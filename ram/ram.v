==> flow/design.v <==
module ram(
    input clk,
    input rst,
    input readWrite,
    input cs,
    input [1:0] addr,
    input [7:0] dataIn,
    output reg [7:0] dataOut
);
    wire [3:0] tempRst;
    wire [3:0] tempWrite;
    decoder decoderRst(addr, tempRst);
    decoder decoderWrite(addr, tempWrite);
    wire [7:0] tempRegOut1, tempRegOut2, tempRegOut3, tempRegOut4;
    eightBitRegister addr1(clk, ~tempRst[0] | rst, tempWrite[0] & readWrite, dataIn, tempRegOut1);
    eightBitRegister addr2(clk, ~tempRst[1] | rst, tempWrite[1] & readWrite, dataIn, tempRegOut2);
    eightBitRegister addr3(clk, ~tempRst[2] | rst, tempWrite[2] & readWrite, dataIn, tempRegOut3);
    eightBitRegister addr4(clk, ~tempRst[3] | rst, tempWrite[3] & readWrite, dataIn, tempRegOut4);
    always @(*)
    begin
        if (!cs) dataOut <= 8'b00000000;
        else begin
            case (addr)
                2'b00: dataOut = tempRegOut1;
                2'b01: dataOut = tempRegOut2;
                2'b10: dataOut = tempRegOut3;
                2'b11: dataOut = tempRegOut4;
            endcase
        end
    end
endmodule
module decoder(
    input [1:0] addr,
    output reg [3:0] out 
);
    always @(*)
    begin
        case (addr)
            2'b00: out = 4'b0001;
            2'b01: out = 4'b0010;
            2'b10: out = 4'b0100;
            2'b11: out = 4'b1000;
        endcase
    end
endmodule
module eightBitRegister(
    input clk,
    input rst,
    input readWrite,
    input [7:0] dataIn,
    output [7:0] dataOut
);
    binaryCell cells [7:0] (clk, rst, readWrite, dataIn, dataOut);
endmodule
module binaryCell(
    input clk,
    input rst,
    input readWrite,
    input data,
    output out
);
    reg tempDFF;
    d_Flipflop d_ff1(clk, rst, tempDFF, out);
    always @(*)
    begin
        case (readWrite)
            1'b0: tempDFF = out;
            1'b1: tempDFF = data;
        endcase    
    end
endmodule
module d_Flipflop(
    input clk,
    input rst,
    input d,
    output reg q
);
    always @(posedge clk)
    begin
        if (!rst) q <= 1'b0;
        else q <= d;
    end
endmodule
== Reports on ram ==
What the tools print for ram, step after step.
Line numbers count from 1 in the design file above.
Operators carry their Yosys type and port widths (W data, S select, Z words).
A cell with -- has no value.
Design
  top module: ram
  clock port: clk
  cell library: sky130hd
  library corner: tt_025C_1v80

== Elaborated design ==
Yosys after proc, flatten, opt, wreduce and memory -nomap, before mapping. Memory bits, and registers merged into a memory's read port (data or address), are not among the register bits. Print and check cells are not counted. Equal cells are merged and count once.
Cells by class
  equal/unequal tests: 3
  muxes and demuxes: 35
  bitwise operators: 12
  reductions and logical operators: 1
Operator list (count)
  $pmux W8 S4: 1
  $mux W1: 32
  $pmux W4 S4: 1
  $mux W8: 1
  $and A1 B1 Y1: 4
  $or A1 B1 Y1: 4
  $not A1 Y1: 4
  $eq A2 B2 Y1 const B: 2
  $eq A2 B1 Y1 const B: 1
  $logic_not A2 Y1: 1
Bit counts
  register bits after elaboration: 32
  bits of input ports: 14
  elaborated cells: 83

== Depth ==
Depth = most cells in a row (Yosys ltp): at word level without a register or memory, in the mapped netlist without a sequential cell, where the memories' decode and read muxes count.
Depth
  word-level depth: 4
  ABC_AREA: 0
  gate-level depth with buffers: 5

== Mapped cells and area ==
The flow's flattened synthesis, as Yosys stat reports it; memories are mapped. The netlist is that of the ABC_AREA named above (0 if unset); the other value can give another one.
The area totals of this step are shown rounded.
Cells by type
  sky130_fd_sc_hd__dfxtp_1: count 32, total area 640.614 µm²
  sky130_fd_sc_hd__a22o_1: count 32, total area 280.269 µm²
  sky130_fd_sc_hd__mux2i_1: count 16, total area 160.154 µm²
  sky130_fd_sc_hd__o22ai_1: count 8, total area 50.048 µm²
  sky130_fd_sc_hd__nor3b_4: count 2, total area 37.536 µm²
  sky130_fd_sc_hd__buf_6: count 2, total area 22.522 µm²
  sky130_fd_sc_hd__nand3b_4: count 1, total area 20.019 µm²
  sky130_fd_sc_hd__nor3_4: count 1, total area 16.266 µm²
  sky130_fd_sc_hd__buf_4: count 2, total area 15.014 µm²
  sky130_fd_sc_hd__nand2_4: count 1, total area 11.261 µm²
  sky130_fd_sc_hd__nand3b_2: count 1, total area 11.261 µm²
  sky130_fd_sc_hd__nand3_2: count 1, total area 10.01 µm²
  sky130_fd_sc_hd__nand2b_2: count 1, total area 8.758 µm²
  sky130_fd_sc_hd__nand2_1: count 2, total area 7.507 µm²
  sky130_fd_sc_hd__nand2_2: count 1, total area 6.256 µm²
  sky130_fd_sc_hd__nand2b_1: count 1, total area 6.256 µm²
  sky130_fd_sc_hd__nor2_2: count 1, total area 6.256 µm²
  sky130_fd_sc_hd__clkbuf_2: count 1, total area 5.005 µm²
  sky130_fd_sc_hd__nor2_1: count 1, total area 3.754 µm²
Mapped netlist
  mapped cells: 107
  chip area (Yosys): 1319 µm²
  area of sequential cells: 640.6 µm²
  flip-flops: 32
By module: a second synthesis without flattening, with its own total; a netlist apart from the flattened one above.
Unflattened totals
  cell total of the unflattened synthesis: 141
  area (unflattened synthesis): 1679 µm²
Each row is one instance without its submodules.
By module
  d_Flipflop: instances 32, cells 2, area 26.3 µm², sequential area 20.0 µm²
  binaryCell: instances 32, cells 1, area 15.0 µm², sequential area 0.0 µm²
  ram: instances 1, cells 37, area 305.3 µm², sequential area 0.0 µm²
  decoder: instances 2, cells 4, area 26.3 µm², sequential area 0.0 µm²
  eightBitRegister: instances 4, cells 0, area 0.0 µm², sequential area 0.0 µm²

== Path before layout ==
Path of least setup slack by OpenSTA after synthesis, without wires, with an ideal clock, recovery checks aside; 20% of the period is set as input and as output delay. Where synthesis merged equal registers, the netlist keeps one of their names.
Timing post-synthesis
  path kind: input-to-output
  from: in addr[0]
  to: out dataOut[0]
  clock period: 1.22 ns
  external output delay: 0.244 ns
  arrival time: 0.946 ns
  data required time: 0.976 ns
  path slack: 0.030 ns
  delay of the path: 0.702 ns
  driving pins on the path: 4
  buffers on the path: 2
  synthesis period reached: 1.19 ns
"delay of the path" = arrival - input delay + setup time.
At an output port there is no setup time.
"driving pins on the path" counts driving pins, that of a launching flip-flop among them; a cell with two outputs on the path counts twice.
"synthesis period reached" is the clock period less the worst setup slack; recovery checks do not enter. This is arithmetic on one report: input and output delays are still those of the set period (20% each).
Between the ends stands the longest chain of elaborated cells between them, by number of cells; it is not shown to be the way that was timed. Of several equally long chains one is given.
A line is the first line of the expression or statement that the cell stems from. Yosys adds cells for indexed reads and writes and turns some case tables into memories.
Between the ends, post-synthesis
  cell sequence: sky130_fd_sc_hd__buf_4 sky130_fd_sc_hd__nand2b_1 sky130_fd_sc_hd__clkbuf_2 sky130_fd_sc_hd__o22ai_1
  length of the longest elaborated chain: 3
  elaborated cells on any way between the ends: 6
  those cells by class: eq/ne (3); mux (2); reduce/logical (1)
Ends and longest elaborated chain, post-synthesis
  from (decl): line 6  | input [1:0] addr,
  $eq A2 B2 Y1: line 23  | case (addr)
  $pmux W8 S4: line 23
  $mux W8: line 21  | if (!cs) dataOut <= 8'b00000000;
  to (decl): line 8  | output reg [7:0] dataOut

== Timing after layout ==
Path of least setup slack in the final report of stored run 1 (OpenROAD, finished layout, wires in). Where an end is a register, its clock arrival counts in the times.
Timing post-layout
  path kind: input-to-output
  from: in addr[1]
  to: out dataOut[5]
  clock period: 1.62 ns
  external output delay: 0.32 ns
  arrival time: 1.20 ns
  data required time: 1.30 ns
  path slack: 0.10 ns
  driving pins on the path: 5
  buffers on the path: 3
Between the ends stands the longest chain of elaborated cells between them, by number of cells; it is not shown to be the way that was timed. Of several equally long chains one is given.
Between the ends, post-layout
  cell sequence: sky130_fd_sc_hd__buf_6 sky130_fd_sc_hd__buf_4 sky130_fd_sc_hd__mux2i_1 sky130_fd_sc_hd__o22ai_2 sky130_fd_sc_hd__buf_2
  length of the longest elaborated chain: 3
  elaborated cells on any way between the ends: 6
  those cells by class: eq/ne (3); mux (2); reduce/logical (1)
Ends and longest elaborated chain, post-layout
  from (decl): line 6  | input [1:0] addr,
  $eq A2 B2 Y1: line 23  | case (addr)
  $pmux W8 S4: line 23
  $mux W8: line 21  | if (!cs) dataOut <= 8'b00000000;
  to (decl): line 8  | output reg [7:0] dataOut

Settings and measured results of 2 stored flow runs for module ram (sky130hd), not sorted in any way. The constraints put input and output delay at 20% of the set period each and load the outputs with 0.01 pF.
"achieved clock period" is the run's clock period less its worst setup slack. It is reckoned from that one timing run; input and output delays stay at 20% of the period that was set.
The results are shown rounded.

Stored run 1
==> flow/run.sh <==
#!/bin/bash
# the make line also repeats the synthesis and layout settings of config.mk as NAME=value (left out here)
make -C /OpenROAD-flow-scripts/flow DESIGN_CONFIG=/design/flow/config.mk WORK_HOME=/design/flow/orfs CLKGATE_MAP_FILE= finish
==> flow/config.mk <==
export PLATFORM = sky130hd
export DESIGN_NAME = ram
export DESIGN_NICKNAME = ram
export VERILOG_FILES = /design/flow/design.v
export SDC_FILE = /design/flow/constraint.sdc
export NUM_CORES = 4
export LEC_CHECK = 0
export CAP_MARGIN = 20
export CORE_MARGIN = 2
export CORE_UTILIZATION = 33
export CTS_CLUSTER_SIZE = 33
export GPL_TIMING_DRIVEN = 0
export HOLD_SLACK_MARGIN = -0.06
export PLACE_DENSITY_LB_ADDON = 0.11
export SETUP_SLACK_MARGIN = 0.01
export SLEW_MARGIN = 5
export TNS_END_PERCENT = 95
==> flow/constraint.sdc <==
create_clock -name core_clock -period 1.62 [get_ports {clk}]
set_input_delay 0.3240 -clock core_clock [delete_from_list [all_inputs] [get_ports {clk}]]
set_output_delay 0.3240 -clock core_clock [all_outputs]
set_load 0.01 [all_outputs]

==> results of stored run 1 <==
chip area after synthesis (Yosys): 1319 µm²
die area: 4518 µm²
standard-cell area of the final layout: 1654 µm²
utilization: 0.442
worst setup slack after layout: 0.099 ns
achieved clock period: 1.521 ns

Stored run 2
==> flow/run.sh <==
#!/bin/bash
# the make line also repeats the synthesis and layout settings of config.mk as NAME=value (left out here)
make -C /OpenROAD-flow-scripts/flow DESIGN_CONFIG=/design/flow/config.mk WORK_HOME=/design/flow/orfs CLKGATE_MAP_FILE= finish
==> flow/config.mk <==
export PLATFORM = sky130hd
export DESIGN_NAME = ram
export DESIGN_NICKNAME = ram
export VERILOG_FILES = /design/flow/design.v
export SDC_FILE = /design/flow/constraint.sdc
export NUM_CORES = 4
export LEC_CHECK = 0
export CAP_MARGIN = 20
export CORE_MARGIN = 2
export CORE_UTILIZATION = 40
export SLEW_MARGIN = 20
==> flow/constraint.sdc <==
create_clock -name core_clock -period 1.7 [get_ports {clk}]
set_input_delay 0.3400 -clock core_clock [delete_from_list [all_inputs] [get_ports {clk}]]
set_output_delay 0.3400 -clock core_clock [all_outputs]
set_load 0.01 [all_outputs]

==> results of stored run 2 <==
chip area after synthesis (Yosys): 1319 µm²
die area: 3772 µm²
standard-cell area of the final layout: 1694 µm²
utilization: 0.546
worst setup slack after layout: 0.140 ns
achieved clock period: 1.560 ns
