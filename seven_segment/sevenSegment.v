==> flow/design.v <==
module sevenSegment2(
    input [1:0] instruction,
    output reg [6:0] seg1,
    output reg [6:0] seg2
);
    always @(*)
    begin
        case(instruction)
            2'b00: begin
                seg1 = 7'b1011011;
                seg2 = 7'b0011100; 
            end
            2'b01: begin
                seg1 = 7'b1110111;
                seg2 = 7'b0010101;
            end
            2'b10: begin
                seg1 = 7'b1111110;
                seg2 = 7'b0000101;
            end
            2'b11: begin
                seg1 = 7'b0001110;
                seg2 = 7'b0111101;
            end
        endcase
    end
endmodule
module sevenSegment(
    input clk,
    input [7:0] data,
    output reg [6:0] seg1,
    output reg [6:0] seg2,
    output reg [6:0] seg3
);
    reg [7:0] temp;
    reg [3:0] hundreds;
    reg [3:0] tens;
    reg [3:0] ones;
    always @(posedge clk)
    begin
        temp = data;
        if (temp >= 200) begin
            hundreds = 2;
        end
        else if (temp >= 100) begin
            hundreds = 1;
        end
        else begin
            hundreds = 0;
        end
        temp = data - hundreds*100;
        if (temp >= 90) begin
            tens = 9;
        end
        else if (temp >= 80) begin
            tens = 8;
        end
        else if (temp >= 70) begin
            tens = 7;
        end
        else if (temp >= 60) begin
            tens = 6;
        end
        else if (temp >= 50) begin
            tens = 5;
        end
        else if (temp >= 40) begin
            tens = 4;
        end
        else if (temp >= 30) begin
            tens = 3;
        end
        else if (temp >= 20) begin
            tens = 2;
        end
        else if (temp >= 10) begin
            tens = 1;
        end
        else begin
            tens = 0;
        end
        ones = temp - tens*10;
    end
    always @(*)
    begin
        case (hundreds)
            4'b0000: seg1 = 7'b0111111;
            4'b0001: seg1 = 7'b0000110;
            4'b0010: seg1 = 7'b1011011;
            default: seg1 = 7'b0111111;
        endcase
        case (tens)
            4'b0000: seg2 = 7'b0111111;
            4'b0001: seg2 = 7'b0000110;
            4'b0010: seg2 = 7'b1011011;
            4'b0011: seg2 = 7'b1001111;
            4'b0100: seg2 = 7'b1100110;
            4'b0101: seg2 = 7'b1101101;
            4'b0110: seg2 = 7'b1111100;
            4'b0111: seg2 = 7'b0000111;
            4'b1000: seg2 = 7'b1111111;
            4'b1001: seg2 = 7'b1100111;
            default: seg2 = 7'b0111111;
        endcase
        case (ones)
            4'b0000: seg3 = 7'b0111111;
            4'b0001: seg3 = 7'b0000110;
            4'b0010: seg3 = 7'b1011011;
            4'b0011: seg3 = 7'b1001111;
            4'b0100: seg3 = 7'b1100110;
            4'b0101: seg3 = 7'b1101101;
            4'b0110: seg3 = 7'b1111100;
            4'b0111: seg3 = 7'b0000111;
            4'b1000: seg3 = 7'b1111111;
            4'b1001: seg3 = 7'b1100111;
            default: seg3 = 7'b0111111;
        endcase
    end
endmodule
Reports on sevenSegment
What the tools print for sevenSegment, step after step.
Lines are those of the file above, counted from 1.
Library cell names are shortened.
{ "inputs": {"top": "sevenSegment", "clock_port": "clk", "lib": "sky130hd", "lib_corner": "tt_025C_1v80"} }

Word-level counts
Counts by Yosys on the flattened word-level netlist (proc, flatten, opt, wreduce; memories kept). Register bits leave out memories and registers merged into their read ports (data or address); mux counts leave out enables and synchronous resets folded into registers. Print and check cells are left out. Cells with the same type and inputs are merged into one.
Memory sizes are those after Yosys's memory passes, which may raise the word count (mostly to a power of two), join words into wider ones and drop unused or constant bits.
{ "op_classes": {"addsub": 2, "multipliers": 2, "compare": 11, "eq_ne": 2, "muxes": 12} }
{ "op_table": {"columns": ["operator", "n"], "rows": [
  ["8-bit by 7-bit >= comparator with 1-bit output (second input constant)", 4],
  ["8-bit by 6-bit >= comparator with 1-bit output (second input constant)", 3],
  ["8-bit by 5-bit >= comparator with 1-bit output (second input constant)", 2],
  ["7-bit parallel mux with 2-bit select", 1],
  ["2-bit by 5-bit multiplier with 6-bit output (second input constant)", 1],
  ["4-bit by 3-bit multiplier with 3-bit output (second input constant)", 1],
  ["3-bit 2-to-1 mux", 4],
  ["8-bit by 4-bit >= comparator with 1-bit output (second input constant)", 1],
  ["8-bit subtractor", 1],
  ["8-bit >= comparator (second input constant)", 1],
  ["4-bit 2-to-1 mux", 2],
  ["2-bit 2-to-1 mux", 3],
  ["4-bit subtractor", 1],
  ["2-bit by 1-bit == test with 1-bit output (second input constant)", 1],
  ["2-bit == test (second input constant)", 1],
  ["1-bit 2-to-1 mux", 2]
]} }
{ "bits": {"reg_bits": 2, "mem_bits_ro": 224, "clocked_rd_ports_x_width": 14, "mem_count": 2, "input_bits": 9, "out_inout_bits": 21, "word_cells": 32} }
{ "memory_table": {"columns": ["memory", "size", "word_bits", "rd", "wr", "line", "rtl"], "rows": [
  ["(name not given)", 16, 7, 1, 0, 92, "case (tens)"],
  ["(name not given)", 16, 7, 1, 0, 105, "case (ones)"]
]} }

Logic depth
Yosys ltp: most cells in a row. Word level: on the elaborated netlist, between registers, memories and ports. Mapped: between sequential cells and ports; inverters and the memories' decode and read muxes count.
{ "depth": {"ltp_word": 17, "abc_area": 1, "ltp_mapped": 31, "depth_no_buf": 31} }

Mapped cells and area
Yosys stat after the flow's synthesis: flattened, memories mapped to cells. It holds for the ABC_AREA given above (unset counts as 0); a run with the other value may have another netlist.
Totals and module areas in this step are rounded.
{ "by_type": {"columns": ["cell_type", "n", "area_total_um2"], "rows": [
  ["dfxtp_1", 16, 320.307],
  ["nand2_1", 57, 213.955],
  ["ha_1", 14, 175.168],
  ["inv_1", 30, 112.608],
  ["nor2_1", 16, 60.058],
  ["nand2_2", 8, 50.048],
  ["nand3_1", 10, 50.048],
  ["fa_1", 2, 40.038],
  ["or2_2", 6, 37.536],
  ["a21oi_1", 7, 35.034],
  ["buf_4", 3, 22.522],
  ["nand2_4", 2, 22.522],
  ["nor2_8", 1, 20.019],
  ["nand4_1", 3, 18.768],
  ["inv_2", 3, 11.261],
  ["nand3b_2", 1, 11.261],
  ["nand3_2", 1, 10.01],
  ["nor3_1", 2, 10.01]
]} }
Other cell types: 13; their cells: 14.
{ "mapped": {"mapped_cells": 196, "area_um2": 1300, "ffs": 16, "n_buf": 5} }

Path before layout
Source: OpenSTA report_checks on the synthesized netlist (no wires, ideal clock, input and output delay 20% of the period each), path of least setup slack; recovery checks are left aside. Register names are those of the netlist, which keeps one name where synthesis merged equal registers.
{ "synth_path": {"kind": "input to register", "startpoint": "input port data[3]", "endpoint": "register (name not given)", "period_ps": 6070, "input_delay_ps": 1214, "launch_ps": 1214, "arrival_ps": 4653, "path_slack_ps": 1359, "delay_ps": 3497, "driving_pins": 25, "path_buffers": 1, "period_less_setup_slack_ps": 4711} }
"delay_ps" is the arrival time less input delay plus setup time.
"driving_pins": output pins that drive a net of the path, with the launching flip-flop's if there is one; two outputs of one cell count as two.
"period_less_setup_slack_ps" is the clock period less the worst setup slack; recovery checks do not enter. This is arithmetic on one report: input and output delays are still those of the set period (20% each).
The rows between start and end are the longest chain of elaborated cells between them; the timing report does not say that the signal goes this way. Where chains are equally long, one stands for them.
A line is the first line of the expression or statement that the cell stems from. Yosys adds cells for indexed reads and writes and turns some case tables into memories.
{ "synth_between": {"cell_sequence": "o311ai_0 -> nand2_1 -> inv_1 -> nor2_1 -> ha_1 -> fa_1 -> clkbuf_1 -> a21oi_1 -> nor2_1 -> nand3_1 -> nand2_1 -> nand2_1 -> nand2_1 -> nand2_1 -> nand2_1 -> nand2_1 -> nand2_2 -> nand2_2 -> ha_1 -> fa_1 -> inv_1 -> or2_2 -> nand2_1 -> nand3_1 -> nand2_1", "elab_chain_len": 17, "cone_cells": 26, "lines_between": 13, "cone_classes": "add/sub: 2; mul: 2; compare: 11; mux: 11"} }
{ "synth_lines": {"columns": ["element", "line", "rtl"], "rows": [
  ["from (decl)", 30, "input [7:0] data,"],
  ["8-bit by 7-bit >= comparator with 1-bit output", 45, "else if (temp >= 100) begin"],
  ["1-bit 2-to-1 mux", 45, null],
  ["2-bit 2-to-1 mux", 42, "if (temp >= 200) begin"],
  ["2-bit by 5-bit multiplier with 6-bit output", 51, "temp = data - hundreds*100;"],
  ["8-bit subtractor", 51, null],
  ["8-bit by 4-bit >= comparator with 1-bit output", 76, "else if (temp >= 10) begin"],
  ["1-bit 2-to-1 mux", 76, null],
  ["[3 not listed]", null, null],
  ["3-bit 2-to-1 mux", 64, "else if (temp >= 50) begin"],
  ["3-bit 2-to-1 mux", 61, "else if (temp >= 60) begin"],
  ["3-bit 2-to-1 mux", 58, "else if (temp >= 70) begin"],
  ["4-bit 2-to-1 mux", 55, "else if (temp >= 80) begin"],
  ["4-bit 2-to-1 mux", 52, "if (temp >= 90) begin"],
  ["4-bit by 3-bit multiplier with 3-bit output", 82, "ones = temp - tens*10;"],
  ["4-bit subtractor", 82, null]
]} }

Worst path after layout
From the final timing report of stored run 2: the path of least setup slack in the routed layout; clock arrival at registers is part of the times.
The report prints the path's times to 10 ps; the period is as set.
{ "layout_path": {"kind": "input to register", "startpoint": "input port data[3]", "endpoint": "register (name not given)", "period_ps": 6390, "input_delay_ps": 1280, "launch_ps": 1280, "arrival_ps": 5360, "path_slack_ps": 1220, "driving_pins": 27, "path_buffers": 1} }
The rows between start and end are the longest chain of elaborated cells between them; the timing report does not say that the signal goes this way. Where chains are equally long, one stands for them.
{ "layout_between": {"cell_sequence": "clkdlybuf4s50_1 -> inv_2 -> nand3b_2 -> nand2_2 -> inv_1 -> nor2_2 -> ha_1 -> fa_2 -> inv_1 -> nand2_1 -> nand2_1 -> inv_1 -> a21oi_2 -> nor2_8 -> nand2_1 -> nand2_1 -> nand2_1 -> nand2_1 -> nand2_2 -> nand2_2 -> ha_1 -> fa_2 -> inv_1 -> or2_2 -> nand2_1 -> nand3_1 -> nand2_1", "elab_chain_len": 17, "cone_cells": 26, "lines_between": 13, "cone_classes": "add/sub: 2; mul: 2; compare: 11; mux: 11"} }
{ "layout_lines": {"columns": ["element", "line", "rtl"], "rows": [
  ["from (decl)", 30, "input [7:0] data,"],
  ["8-bit by 7-bit >= comparator with 1-bit output", 45, "else if (temp >= 100) begin"],
  ["1-bit 2-to-1 mux", 45, null],
  ["2-bit 2-to-1 mux", 42, "if (temp >= 200) begin"],
  ["2-bit by 5-bit multiplier with 6-bit output", 51, "temp = data - hundreds*100;"],
  ["8-bit subtractor", 51, null],
  ["8-bit by 4-bit >= comparator with 1-bit output", 76, "else if (temp >= 10) begin"],
  ["1-bit 2-to-1 mux", 76, null],
  ["[3 not listed]", null, null],
  ["3-bit 2-to-1 mux", 64, "else if (temp >= 50) begin"],
  ["3-bit 2-to-1 mux", 61, "else if (temp >= 60) begin"],
  ["3-bit 2-to-1 mux", 58, "else if (temp >= 70) begin"],
  ["4-bit 2-to-1 mux", 55, "else if (temp >= 80) begin"],
  ["4-bit 2-to-1 mux", 52, "if (temp >= 90) begin"],
  ["4-bit by 3-bit multiplier with 3-bit output", 82, "ones = temp - tens*10;"],
  ["4-bit subtractor", 82, null]
]} }

==> results <==
2 stored runs of sevenSegment in the flow (synthesis by Yosys, layout by OpenROAD, sky130hd cells), in arbitrary order. Constraints: input delay and output delay 20% of the set period each, output load 0.01 pF.
By "period_reached_ps" is meant the clock period of the run minus its worst setup slack. This is arithmetic on one report: input and output delays are still those of the set period (20% each).
"worst_path_allowed_less_slack_ps" = time allowed to the worst setup path (clock period - input delay - output delay, where it has them) - its slack; a late launch clock adds to it, a late capture clock takes from it.
"final_power_mw" is the tool's figure for a default switching activity; nothing was simulated.
"worst_path_allowed_less_slack_ps" is known to 10 ps.
Measured values are rounded.

Stored run 1
==> flow/run.sh <==
#!/bin/bash
# the make line also repeats the synthesis and layout settings of config.mk as NAME=value (left out here)
make -C /OpenROAD-flow-scripts/flow DESIGN_CONFIG=/design/flow/config.mk WORK_HOME=/design/flow/orfs CLKGATE_MAP_FILE= finish
==> flow/config.mk <==
export PLATFORM = sky130hd
export DESIGN_NAME = sevenSegment
export DESIGN_NICKNAME = sevenSegment
export VERILOG_FILES = /design/flow/design.v
export SDC_FILE = /design/flow/constraint.sdc
export NUM_CORES = 4
export LEC_CHECK = 0
export CAP_MARGIN = 30
export CELL_PAD_IN_SITES_DETAIL_PLACEMENT = 2
export CORE_MARGIN = 7
export CORE_UTILIZATION = 50
export CTS_CLUSTER_SIZE = 14
export GPL_TIMING_DRIVEN = 0
export MAX_ROUTING_LAYER = met4
export MIN_ROUTING_LAYER = met1
export PLACE_DENSITY_LB_ADDON = 0.03
export SLEW_MARGIN = 5
==> flow/constraint.sdc <==
create_clock -name core_clock -period 3.74 [get_ports {clk}]
set_input_delay 0.7480 -clock core_clock [delete_from_list [all_inputs] [get_ports {clk}]]
set_output_delay 0.7480 -clock core_clock [all_outputs]
set_load 0.01 [all_outputs]

==> results of stored run 1, as JSON <==
{
  "outcome": "unfinished; error DPL-0033 in placement"
}

Stored run 2
==> flow/run.sh <==
#!/bin/bash
# the make line also repeats the synthesis and layout settings of config.mk as NAME=value (left out here)
make -C /OpenROAD-flow-scripts/flow DESIGN_CONFIG=/design/flow/config.mk WORK_HOME=/design/flow/orfs CLKGATE_MAP_FILE= finish
==> flow/config.mk <==
export PLATFORM = sky130hd
export DESIGN_NAME = sevenSegment
export DESIGN_NICKNAME = sevenSegment
export VERILOG_FILES = /design/flow/design.v
export SDC_FILE = /design/flow/constraint.sdc
export NUM_CORES = 4
export LEC_CHECK = 0
export ABC_AREA = 1
export CAP_MARGIN = 35
export CELL_PAD_IN_SITES_DETAIL_PLACEMENT = 0
export CELL_PAD_IN_SITES_GLOBAL_PLACEMENT = 1
export CORE_MARGIN = 2
export CORE_UTILIZATION = 33
export CTS_CLUSTER_DIAMETER = 263
export MAX_ROUTING_LAYER = met5
export MIN_ROUTING_LAYER = met1
export SETUP_SLACK_MARGIN = 0.92
export SLEW_MARGIN = 0
==> flow/constraint.sdc <==
create_clock -name core_clock -period 6.39 [get_ports {clk}]
set_input_delay 1.2780 -clock core_clock [delete_from_list [all_inputs] [get_ports {clk}]]
set_output_delay 1.2780 -clock core_clock [all_outputs]
set_load 0.01 [all_outputs]

==> results of stored run 2, as JSON <==
{
  "synthArea_um2": 1300,
  "design.die.area_um2": 4500,
  "cell_area_final_um2": 1700,
  "fin_ws_ps": 1200,
  "tns_ps": 0,
  "holdWs_ps": 1600,
  "final_power_mw": 0.53,
  "period_reached_ps": 5166,
  "worst_path_allowed_less_slack_ps": 3890,
  "worstPathKind": "input to register"
}
